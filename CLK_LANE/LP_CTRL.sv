==> flow/design.v <==
module LP_CTRL_CLK_Lane #(
        parameter TIME_WAIT_WIDTH = 32
    )(
        input  TxClkEsc,
        input  rst_n,
        input  ForceTxStopmode,
        input  Enable,
        input  TxUlpsExit,
        input  TxRequestHS,
        input  time_flag,
        input  TxUlpsClk,
        output reg  timer_enable,
        output reg  ULP_CG_EN,
        output reg  Stopstate,
        output reg  UlpsActiveNot,
        output reg [1:0] LP_MODE_SEQ,
        output reg  HS_EN,
        output reg  [TIME_WAIT_WIDTH-1:0] time_wait
    );
    parameter T_LPX = 2 ;
    parameter T_prepare = 1 ;
    parameter T_POST  = 2;
    parameter T_TRAIL = 2;
    parameter T_Wakeup = 20000 ;
    typedef enum bit [3:0] {
                turned_off,
                stop,
                HS_RQST,
                Bridge,
                SEQ_HS0,
                Trail,
                ULPS_RQST,
                ULPS,
                ULPS_EXIT
            } state_t;
    state_t current_state,next_state;
    always @(posedge TxClkEsc or negedge rst_n) begin
        if (!rst_n) begin
            current_state <= turned_off;
        end
        else begin
            current_state <= next_state;
        end
    end
    always @(*) begin
        case (current_state)
            turned_off: begin
                if (Enable && ForceTxStopmode) begin
                    next_state = stop;
                end
                else begin
                    next_state = turned_off;
                end
            end
            stop: begin
                if (TxRequestHS && !ForceTxStopmode) begin
                    next_state = HS_RQST;
                end
                else if (TxUlpsClk && !TxRequestHS && !ForceTxStopmode) begin
                    next_state = ULPS_RQST;
                end
                else begin
                    next_state = stop;
                end
            end
            HS_RQST: begin
                if (time_flag) begin
                    next_state = Bridge;
                end
                else begin
                    next_state = HS_RQST;
                end
            end
            Bridge: begin
                if (time_flag) begin
                    next_state = SEQ_HS0;
                end
                else begin
                    next_state = Bridge;
                end
            end
            SEQ_HS0: begin
                if (!TxRequestHS) begin
                    next_state = Trail;
                end
                else begin
                    next_state = SEQ_HS0;
                end
            end
            Trail: begin
                if (time_flag) begin
                    next_state = stop;
                end
                else begin
                    next_state = Trail;
                end
            end
            ULPS_RQST: begin
                if (time_flag && TxUlpsClk) begin
                    next_state = ULPS;
                end
                else begin
                    next_state = ULPS_RQST;
                end
            end
            ULPS: begin
                if (TxUlpsExit) begin
                    next_state = ULPS_EXIT;
                end
                else begin
                    next_state = ULPS;
                end
            end
            ULPS_EXIT: begin
                if (time_flag) begin
                    next_state = stop;
                end
                else begin
                    next_state = ULPS_EXIT;
                end
            end
            default: begin
                next_state = turned_off;
            end
        endcase
    end
    always @(*) begin
        timer_enable = 1'b0;
        ULP_CG_EN = 1'b0;
        Stopstate = 1'b0;
        UlpsActiveNot = 1'b1;
        LP_MODE_SEQ = 2'b00;
        HS_EN = 1'b0;
        time_wait = {TIME_WAIT_WIDTH{1'b0}};
        case (current_state)
            turned_off: begin
                timer_enable = 1'b0;
                ULP_CG_EN = 1'b0;
                Stopstate = 1'b0;
                UlpsActiveNot = 1'b1;
                LP_MODE_SEQ = 2'b00;
                HS_EN = 1'b0;
                time_wait = {TIME_WAIT_WIDTH{1'b0}};
            end
            stop: begin
                LP_MODE_SEQ = 2'b11;
                Stopstate = 1'b1;
            end
            HS_RQST: begin
                LP_MODE_SEQ = 2'b01;
                timer_enable = 1'b1;
                time_wait = T_LPX;
                if(time_flag) begin
                    timer_enable = 1'b0;
                end
            end
            Bridge: begin
                LP_MODE_SEQ=2'b00;
                timer_enable=1'b1;
                time_wait=T_prepare;
                if(time_flag) begin
                    timer_enable = 1'b0;
                end
            end
            SEQ_HS0: begin
                HS_EN=1;
            end
            Trail: begin
                HS_EN=1;
                timer_enable=1;
                time_wait=T_POST+T_TRAIL;
                if(time_flag) begin
                    timer_enable = 1'b0;
                end
            end
            ULPS_RQST: begin
                LP_MODE_SEQ=2'b10;
                timer_enable=1;
                time_wait=T_LPX;
                if(time_flag) begin
                    timer_enable = 1'b0;
                end
            end
            ULPS: begin
                LP_MODE_SEQ=2'b00;
                UlpsActiveNot=1'b0;
                ULP_CG_EN=1'b1;
                timer_enable=1'b1;
                time_wait=T_LPX;
                if(time_flag) begin
                    timer_enable = 1'b0;
                end
            end
            ULPS_EXIT: begin
                LP_MODE_SEQ=2'b10;
                UlpsActiveNot=1'b1;
                timer_enable=1'b1;
                time_wait=T_Wakeup;
                if(time_flag) begin
                    timer_enable = 1'b0;
                end
            end
        endcase
    end
endmodule
======== From RTL to reports: LP_CTRL_CLK_Lane ========
The steps from the RTL of LP_CTRL_CLK_Lane to its reports follow in flow order.
Line numbers count from 1 in the design file above.
A cell with n/a has no value.
inputs
  design top .............................. LP_CTRL_CLK_Lane
  clock ................................... TxClkEsc
  standard-cell library ................... sky130hd
  library corner .......................... tt_025C_1v80

======== Word-level counts ========
Yosys after proc, flatten, opt, wreduce and memory -nomap, before mapping. Enables and synchronous resets that opt folds into registers are not counted as muxes. Memory bits, and registers merged into a memory's read port (data or address), are not among the register bits. Print and check cells are not counted. Equal cells are merged and count once.
word-level totals
  input bits .............................. 8
  output and inout port bits .............. 39
  bits in registers ....................... 4
  elaborated cells ........................ 40
operators by class
  reductions and logical operators ........ 12
  muxes and demuxes ....................... 19
  equal/unequal tests ..................... 8
operators by type and width
  operator                                                        count
  15-bit case mux with 4-bit select                               1
  4-bit case mux with 9-bit select                                1
  4-bit by 3-bit equality test with 1-bit output with constant B  4
  3-bit two-way mux                                               4
  1-bit two-way mux                                               10
  4-bit by 2-bit equality test with 1-bit output with constant B  2
  4-bit two-way mux                                               2
  6-bit OR reduction                                              1
  2-bit case mux with 3-bit select                                1
  1-bit logical AND                                               5
  2-bit OR reduction                                              2
  4-bit by 1-bit equality test with 1-bit output with constant B  1
  4-bit equality test with constant B                             1
  4-bit logical NOT                                               1
  3-bit OR reduction                                              1
  1-bit logical NOT                                               2

======== Longest topological paths ========
Yosys ltp: most cells in a row. Word level: on the elaborated netlist, between registers, memories and ports. Mapped: between sequential cells and ports; inverters and the memories' decode and read muxes count.
logic depth
  word-level depth ........................ 6
  ABC_AREA ................................ 0
  gate-level depth with buffers ........... 2
  gate-level depth less buffers ........... 2

======== Synthesis result ========
Source: synth_stat.txt of the flow (Yosys; design flattened, memories mapped). It holds for the ABC_AREA given above (unset counts as 0); a run with the other value may have another netlist.
cells by type
  cell                       count  total area (um2)
  sky130_fd_sc_hd__buf_4     28     210.202
  sky130_fd_sc_hd__dfrtp_1   8      200.192
  sky130_fd_sc_hd__dfstp_2   1      26.275
  sky130_fd_sc_hd__inv_1     5      18.768
  sky130_fd_sc_hd__a22o_1    2      17.517
  sky130_fd_sc_hd__or2_2     2      12.512
  sky130_fd_sc_hd__clkbuf_1  3      11.261
  sky130_fd_sc_hd__mux2_2    1      11.261
  sky130_fd_sc_hd__nand2_1   3      11.261
  sky130_fd_sc_hd__or3_4     1      11.261
  sky130_fd_sc_hd__a221o_1   1      10.01
  sky130_fd_sc_hd__a32o_1    1      10.01
  sky130_fd_sc_hd__o21ai_0   2      10.01
  sky130_fd_sc_hd__o31a_1    1      8.758
  sky130_fd_sc_hd__a21boi_0  1      7.507
  sky130_fd_sc_hd__o21bai_1  1      7.507
  sky130_fd_sc_hd__or3_2     1      7.507
  sky130_fd_sc_hd__and3_1    1      6.256
Not listed: further types 4, cells in them 4.
synthesis totals
  cells in the netlist .................... 67
  mapped flip-flops ....................... 9
  buffers ................................. 31
  area of sequential cells ................ 226.5 um2
  mapped area ............................. 619.3 um2

======== Timing after synthesis ========
Source: OpenSTA report_checks on the synthesized netlist (no wires, ideal clock, input and output delay 20% of the period each), path of least setup slack; recovery checks are left aside. Register names are those of the netlist, which keeps one name where synthesis merged equal registers.
timing path after synthesis
  path type ............................... register to output
  start ................................... register current_state
  end ..................................... output port timer_enable
  period .................................. 1.39 ns
  path slack .............................. 0.013 ns
  launch time at the first pin ............ 0.000 ns
  data arrival time ....................... 1.099 ns
  driving pins on the path ................ 3
  path buffers ............................ 0
  path delay .............................. 1.099 ns
  synthesis period reached ................ 1.377 ns
"path delay" = arrival - input delay + setup time.
At an output port there is no setup time.
"driving pins on the path": output pins that drive a net of the path, with the launching flip-flop's if there is one; two outputs of one cell count as two.
"synthesis period reached" = period - worst setup slack (recovery checks aside). The figure is calculated, with input and output delays left at 20% of the set period.
Where an end lacks its bit number, it is one bit of the signal, or one of the new flip-flops if synthesis recoded a state register.
Between the ends stands the longest chain of elaborated cells between them, by number of cells; it is not shown to be the way that was timed. Of several equally long chains one is given.
A line is the first line of the expression or statement that the cell stems from. Yosys adds cells for indexed reads and writes and turns some case tables into memories.
between the ends, after synthesis
  cell sequence ........................... sky130_fd_sc_hd__dfrtp_1 sky130_fd_sc_hd__or3_4 sky130_fd_sc_hd__o31a_1
  length of the longest elaborated chain .. 3
  elaborated cells on any way between the ends .. 8
ends and longest elaborated chain, after synthesis
  element              RTL line  source
  start: declaration   36        state_t current_state,next_state;
  start: assignment    39        current_state <= turned_off;
  start: assignment    42        current_state <= next_state;
  4-bit equality test  135       case (current_state)
  6-bit OR reduction   n/a
  1-bit two-way mux    135
  end: declaration     12        output reg  timer_enable,
Nets of the timed path that keep an RTL name, with a line that drives or declares them; the list need not be complete.
named nets, after synthesis
  signal        RTL line
  time_wait[1]  135

======== Path in the finished layout ========
Path of least setup slack in the final report of job 2 (OpenROAD, finished layout, wires in). Where an end is a register, its clock arrival counts in the times.
timing path post-layout
  path type ............................... input to output
  start ................................... input port time_flag
  end ..................................... output port timer_enable
  launch time at the first pin ............ 0.58 ns
  period .................................. 2.88 ns
  data arrival time ....................... 1.91 ns
  driving pins on the path ................ 4
  path slack .............................. 0.40 ns
  input delay ............................. 0.58 ns
  path buffers ............................ 2
Between the ends stands the longest chain of elaborated cells between them, by number of cells; it is not shown to be the way that was timed. Of several equally long chains one is given.
between the ends, post-layout
  cell sequence ........................... sky130_fd_sc_hd__clkdlybuf4s50_1 sky130_fd_sc_hd__inv_1 sky130_fd_sc_hd__o31a_1 sky130_fd_sc_hd__clkdlybuf4s50_1
  length of the longest elaborated chain .. 2
  elaborated cells on any way between the ends .. 2
ends and longest elaborated chain, post-layout
  element             RTL line  source
  start: declaration  10        input  time_flag,
  1-bit two-way mux   153       if(time_flag) begin
  1-bit two-way mux   135       case (current_state)
  end: declaration    12        output reg  timer_enable,

--- measured runs ---
Module LP_CTRL_CLK_Lane, platform sky130hd: 2 stored runs of the flow (Yosys, OpenROAD) with differing settings, in no particular order. Input and output delays are each 20% of the period that was set; the output load is 0.01 pF.
"achieved clock period" is the run's clock period less its worst setup slack. It is reckoned from that one timing run; input and output delays stay at 20% of the period that was set.
"time of the worst setup path" means the part of the period allowed to the worst setup path (the constraints hold back 20% at inputs and 20% at outputs) less its slack; where the path has registers, the arrival times of their clocks count too.
"overall power": no workload was simulated; the value follows from the tool's default switching activity.

---- job 1 ----
settings
  period_ns = 3.02
  CORE_UTILIZATION = 51
  SETUP_SLACK_MARGIN = -0.03
  PLACE_DENSITY = 0.48
  HOLD_SLACK_MARGIN = -0.09
  CORE_MARGIN = 3
  CELL_PAD_IN_SITES_GLOBAL_PLACEMENT = 0
  CELL_PAD_IN_SITES_DETAIL_PLACEMENT = 1
  TNS_END_PERCENT = 50
  GPL_TIMING_DRIVEN = 1
  CTS_CLUSTER_DIAMETER = 228
  CAP_MARGIN = 15
  SLEW_MARGIN = 15
results
  no final report: clock tree synthesis broke off with DPL-0033

---- job 2 ----
settings
  period_ns = 2.88
  CORE_UTILIZATION = 53
  SETUP_SLACK_MARGIN = 0.03
  CORE_MARGIN = 8
  GPL_TIMING_DRIVEN = 1
  CTS_CLUSTER_SIZE = 95
  CTS_CLUSTER_DIAMETER = 184
  SLEW_MARGIN = 40
  MAX_ROUTING_LAYER = met5
  CAP_MARGIN = 20
results
  standard-cell area after routing ........ 748.2 um2
  achieved clock period ................... 2.483 ns
  worst hold slack after layout ........... 0.476 ns
  overall power ........................... 446.8 uW
  area inside the die boundary ............ 2518.5 um2
  lowest setup slack ...................... 0.397 ns
  utilization of the finished layout ...... 0.683
  time of the worst setup path ............ 1.33 ns
  critical path type ...................... input to output
  chip area after synthesis (Yosys) ....... 619.3 um2
--- end ---
