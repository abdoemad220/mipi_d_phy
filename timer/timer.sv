==> flow/design.v <==
module timer(
    input logic clk,
    input logic rst,
    input logic enable,  
    input logic [31:0] reload,  
    output logic time_pass  
);
    logic [31:0] counter;
    always_ff @(posedge clk or posedge rst) begin
        if (rst) begin
            counter <= 'b0;
            time_pass <= 1'b0;
        end else if (enable) begin
            if (counter == 32'd0) begin
                counter <= reload;
                time_pass <= 1'b1;  
            end else begin
                counter <= counter - 1;
                time_pass <= 1'b0;
            end
        end else begin
            counter <= 32'd0;
            time_pass <= 1'b0;
        end
    end
endmodule
* Reports on timer
The steps from the RTL of timer to its reports follow in flow order. Lines are those of the file above, counted from 1. Operators: Yosys type, input widths -> output width; for muxes data width and select width s. Cell names lack the library's common part. Not given: --
Inputs: top timer, clock clk, cell library sky130hd, timing corner tt_025C_1v80

* Elaborated design
Counts by Yosys on the flattened word-level netlist (proc, flatten, opt, wreduce; memories kept). Register bits leave out memories and registers merged into their read ports (data or address); mux counts leave out enables and synchronous resets folded into registers. Print and check cells are left out. Cells with the same type and inputs are merged into one.
Storage and ports: register bits after elaboration 33, bits of input ports 35, output and inout port bits 1, elaborated cells 8
Operators by class: add/subtract/negate cells 1, mux-type cells 4, reductions and logical operators 1
Operator list (count):
- $mux 32 | 2
- $sub 32x1->32 const B | 1
- $logic_not 32->1 | 1
- $mux 1 | 2

* Depth
Yosys ltp: most cells in a row. Word level: on the elaborated netlist, between registers, memories and ports. Mapped: between sequential cells and ports; inverters and the memories' decode and read muxes count.
Depth: depth in word-level cells 3, ABC_AREA 0, depth in mapped cells 9, mapped depth without buffers 7

* Synthesis result
Source: synth_stat.txt of the flow (Yosys; design flattened, memories mapped). It holds for the ABC_AREA given above (unset counts as 0); a run with the other value may have another netlist.
Cells by type:
- dfrtp_1 | count 33, area in all 825.792 µm²
- xnor2_1 | count 15, area in all 131.376 µm²
- nor2_1 | count 24, area in all 90.086 µm²
- a21oi_1 | count 17, area in all 85.082 µm²
- a211oi_1 | count 11, area in all 82.579 µm²
- o21ai_0 | count 14, area in all 70.067 µm²
- xor2_1 | count 8, area in all 70.067 µm²
- nor3_1 | count 9, area in all 45.043 µm²
- nor4_4 | count 2, area in all 42.541 µm²
- nand2_1 | count 11, area in all 41.29 µm²
- nor4_1 | count 6, area in all 37.536 µm²
- buf_6 | count 3, area in all 33.782 µm²
- or3_1 | count 5, area in all 31.28 µm²
- or4_1 | count 4, area in all 30.029 µm²
- ha_1 | count 2, area in all 25.024 µm²
- o31ai_1 | count 3, area in all 22.522 µm²
- or4_4 | count 2, area in all 22.522 µm²
- nand3_1 | count 4, area in all 20.019 µm²
Not listed: further types 25, cells in them 36.
Mapped netlist: cells in the netlist 209, mapped area 1968.1 µm², sequential part of the area 825.8 µm², flip-flops 33, buffer cells 9

* Timing after synthesis
Source: OpenSTA report_checks on the synthesized netlist (no wires, ideal clock, input and output delay 20% of the period each), path of least setup slack; recovery checks are left aside. Register names are those of the netlist, which keeps one name where synthesis merged equal registers.
Timing path after synthesis: kind flip-flop to flip-flop, start register counter[0], end register counter[10], period 4.03 ns, library setup time 0.094 ns, launch time at the first pin 0.000 ns, data arrival time 1.940 ns, required time 3.936 ns, path slack 1.996 ns, path delay 2.034 ns, stages 8, buffers on the path 0, synthesis period reached 2.034 ns
"path delay" = arrival - input delay + setup time. "stages": output pins that drive a net of the path, with the launching flip-flop's if there is one; two outputs of one cell count as two. "synthesis period reached" is the clock period less the worst setup slack; recovery checks do not enter. This is arithmetic on one report: input and output delays are still those of the set period (20% each). The rows between start and end are the longest chain of elaborated cells between them; the timing report does not say that the signal goes this way. Where chains are equally long, one stands for them. Each line given opens the expression or statement behind the cell; cells for indexed reads and writes are added by Yosys, which also makes memories of some case tables. A register here has more assigning lines than the two given.
Between the ends, after synthesis: cell sequence dfrtp_1 inv_1 ha_1 nor3b_1 nand2_1 or3_1 xor2_1 a211oi_1, length of the longest elaborated chain 3, elaborated cells on any way between the ends 4, source lines of those cells 3, classes of those cells add/sub (1); mux (2); reduce/logical (1)
RTL lines, path after synthesis:
- start, declared | line 8 | logic [31:0] counter;
- start, assigned | line 15 | counter <= reload;
- start, assigned | line 18 | counter <= counter - 1;
- $sub 32x1->32 | line 18
- $mux 32 | line 14 | if (counter == 32'd0) begin
- $mux 32 | line 13 | end else if (enable) begin
- end, assigned | line 15
- end, assigned | line 18
- end, declared | line 8

* Timing after layout
Path of least setup slack in the final report of run B (OpenROAD, finished layout, wires in). Where an end is a register, its clock arrival counts in the times.
Timing path after layout: kind flip-flop to flip-flop, start register counter[0], end register counter[0], period 4.1 ns, library setup time 0.10 ns, launch time at the first pin 0.29 ns, data arrival time 2.97 ns, required time 4.29 ns, path slack 1.32 ns, stages 8, buffers on the path 1
The rows between start and end are the longest chain of elaborated cells between them; the timing report does not say that the signal goes this way. Where chains are equally long, one stands for them. A register here has more assigning lines than the two given.
Between the ends, after layout: cell sequence dfrtp_1 inv_1 ha_1 or4b_1 nor3_4 nand3_2 buf_4 a211oi_1, length of the longest elaborated chain 3, elaborated cells on any way between the ends 4, source lines of those cells 3, classes of those cells add/sub (1); mux (2); reduce/logical (1)
RTL lines, path after layout:
- start, declared | line 8 | logic [31:0] counter;
- start, assigned | line 15 | counter <= reload;
- start, assigned | line 18 | counter <= counter - 1;
- $sub 32x1->32 | line 18
- $mux 32 | line 14 | if (counter == 32'd0) begin
- $mux 32 | line 13 | end else if (enable) begin
- end, assigned | line 15
- end, assigned | line 18
- end, declared | line 8

Flow measurements of timer on sky130hd: 2 stored runs with different settings, listed in no order. Input and output delays are each 20% of the period that was set; the output load is 0.01 pF.
"achieved period" means the clock period less the worst setup slack. The figure is calculated, with input and output delays left at 20% of the set period.
"allowed time less slack (worst setup path)" means the part of the period allowed to the worst setup path (the constraints hold back 20% at inputs and 20% at outputs) less its slack; where the path has registers, the arrival times of their clocks count too.
By "total power after layout" is meant OpenSTA's value without simulated activity: inputs other than the clock are taken to toggle once in ten clock periods, and the tool carries that through the logic.

[run A] flow files
==> flow/run.sh <==
#!/bin/bash
# the make line also repeats the synthesis and layout settings of config.mk as NAME=value (left out here)
make -C /OpenROAD-flow-scripts/flow DESIGN_CONFIG=/design/flow/config.mk WORK_HOME=/design/flow/orfs CLKGATE_MAP_FILE= finish
==> flow/config.mk <==
export PLATFORM = sky130hd
export DESIGN_NAME = timer
export DESIGN_NICKNAME = timer
export VERILOG_FILES = /design/flow/design.v
export SDC_FILE = /design/flow/constraint.sdc
export NUM_CORES = 4
export LEC_CHECK = 0
export ABC_AREA = 1
export CAP_MARGIN = 20
export CELL_PAD_IN_SITES_DETAIL_PLACEMENT = 0
export CORE_MARGIN = 2
export CORE_UTILIZATION = 69
export CTS_CLUSTER_SIZE = 70
export GPL_ROUTABILITY_DRIVEN = 0
export MAX_ROUTING_LAYER = met5
export MIN_ROUTING_LAYER = met1
export PLACE_DENSITY = 0.77
export SETUP_SLACK_MARGIN = -0.03
export SLEW_MARGIN = 5
export TNS_END_PERCENT = 40
==> flow/constraint.sdc <==
create_clock -name core_clock -period 1.35 [get_ports {clk}]
set_input_delay 0.2700 -clock core_clock [delete_from_list [all_inputs] [get_ports {clk}]]
set_output_delay 0.2700 -clock core_clock [all_outputs]
set_load 0.01 [all_outputs]

[run A] result: not finished: placement ended with error DPL-0038

[run B] flow files
==> flow/run.sh <==
#!/bin/bash
# the make line also repeats the synthesis and layout settings of config.mk as NAME=value (left out here)
make -C /OpenROAD-flow-scripts/flow DESIGN_CONFIG=/design/flow/config.mk WORK_HOME=/design/flow/orfs CLKGATE_MAP_FILE= finish
==> flow/config.mk <==
export PLATFORM = sky130hd
export DESIGN_NAME = timer
export DESIGN_NICKNAME = timer
export VERILOG_FILES = /design/flow/design.v
export SDC_FILE = /design/flow/constraint.sdc
export NUM_CORES = 4
export LEC_CHECK = 0
export CAP_MARGIN = 20
export CORE_MARGIN = 2
export CORE_UTILIZATION = 40
export SLEW_MARGIN = 20
==> flow/constraint.sdc <==
create_clock -name core_clock -period 4.1 [get_ports {clk}]
set_input_delay 0.8200 -clock core_clock [delete_from_list [all_inputs] [get_ports {clk}]]
set_output_delay 0.8200 -clock core_clock [all_outputs]
set_load 0.01 [all_outputs]

[run B] result: area of the synthesized netlist 1968.1 µm²; area of the die 5497.5 µm²; standard-cell area of the final layout 2493.6 µm²; utilization 52.8%; worst setup slack after layout 1.319 ns; post-route setup TNS 0.000 ns; worst-case hold slack 0.533 ns; total power after layout 1753 uW; achieved period 2.781 ns; allowed time less slack (worst setup path) 2.78 ns; critical path kind flip-flop to flip-flop
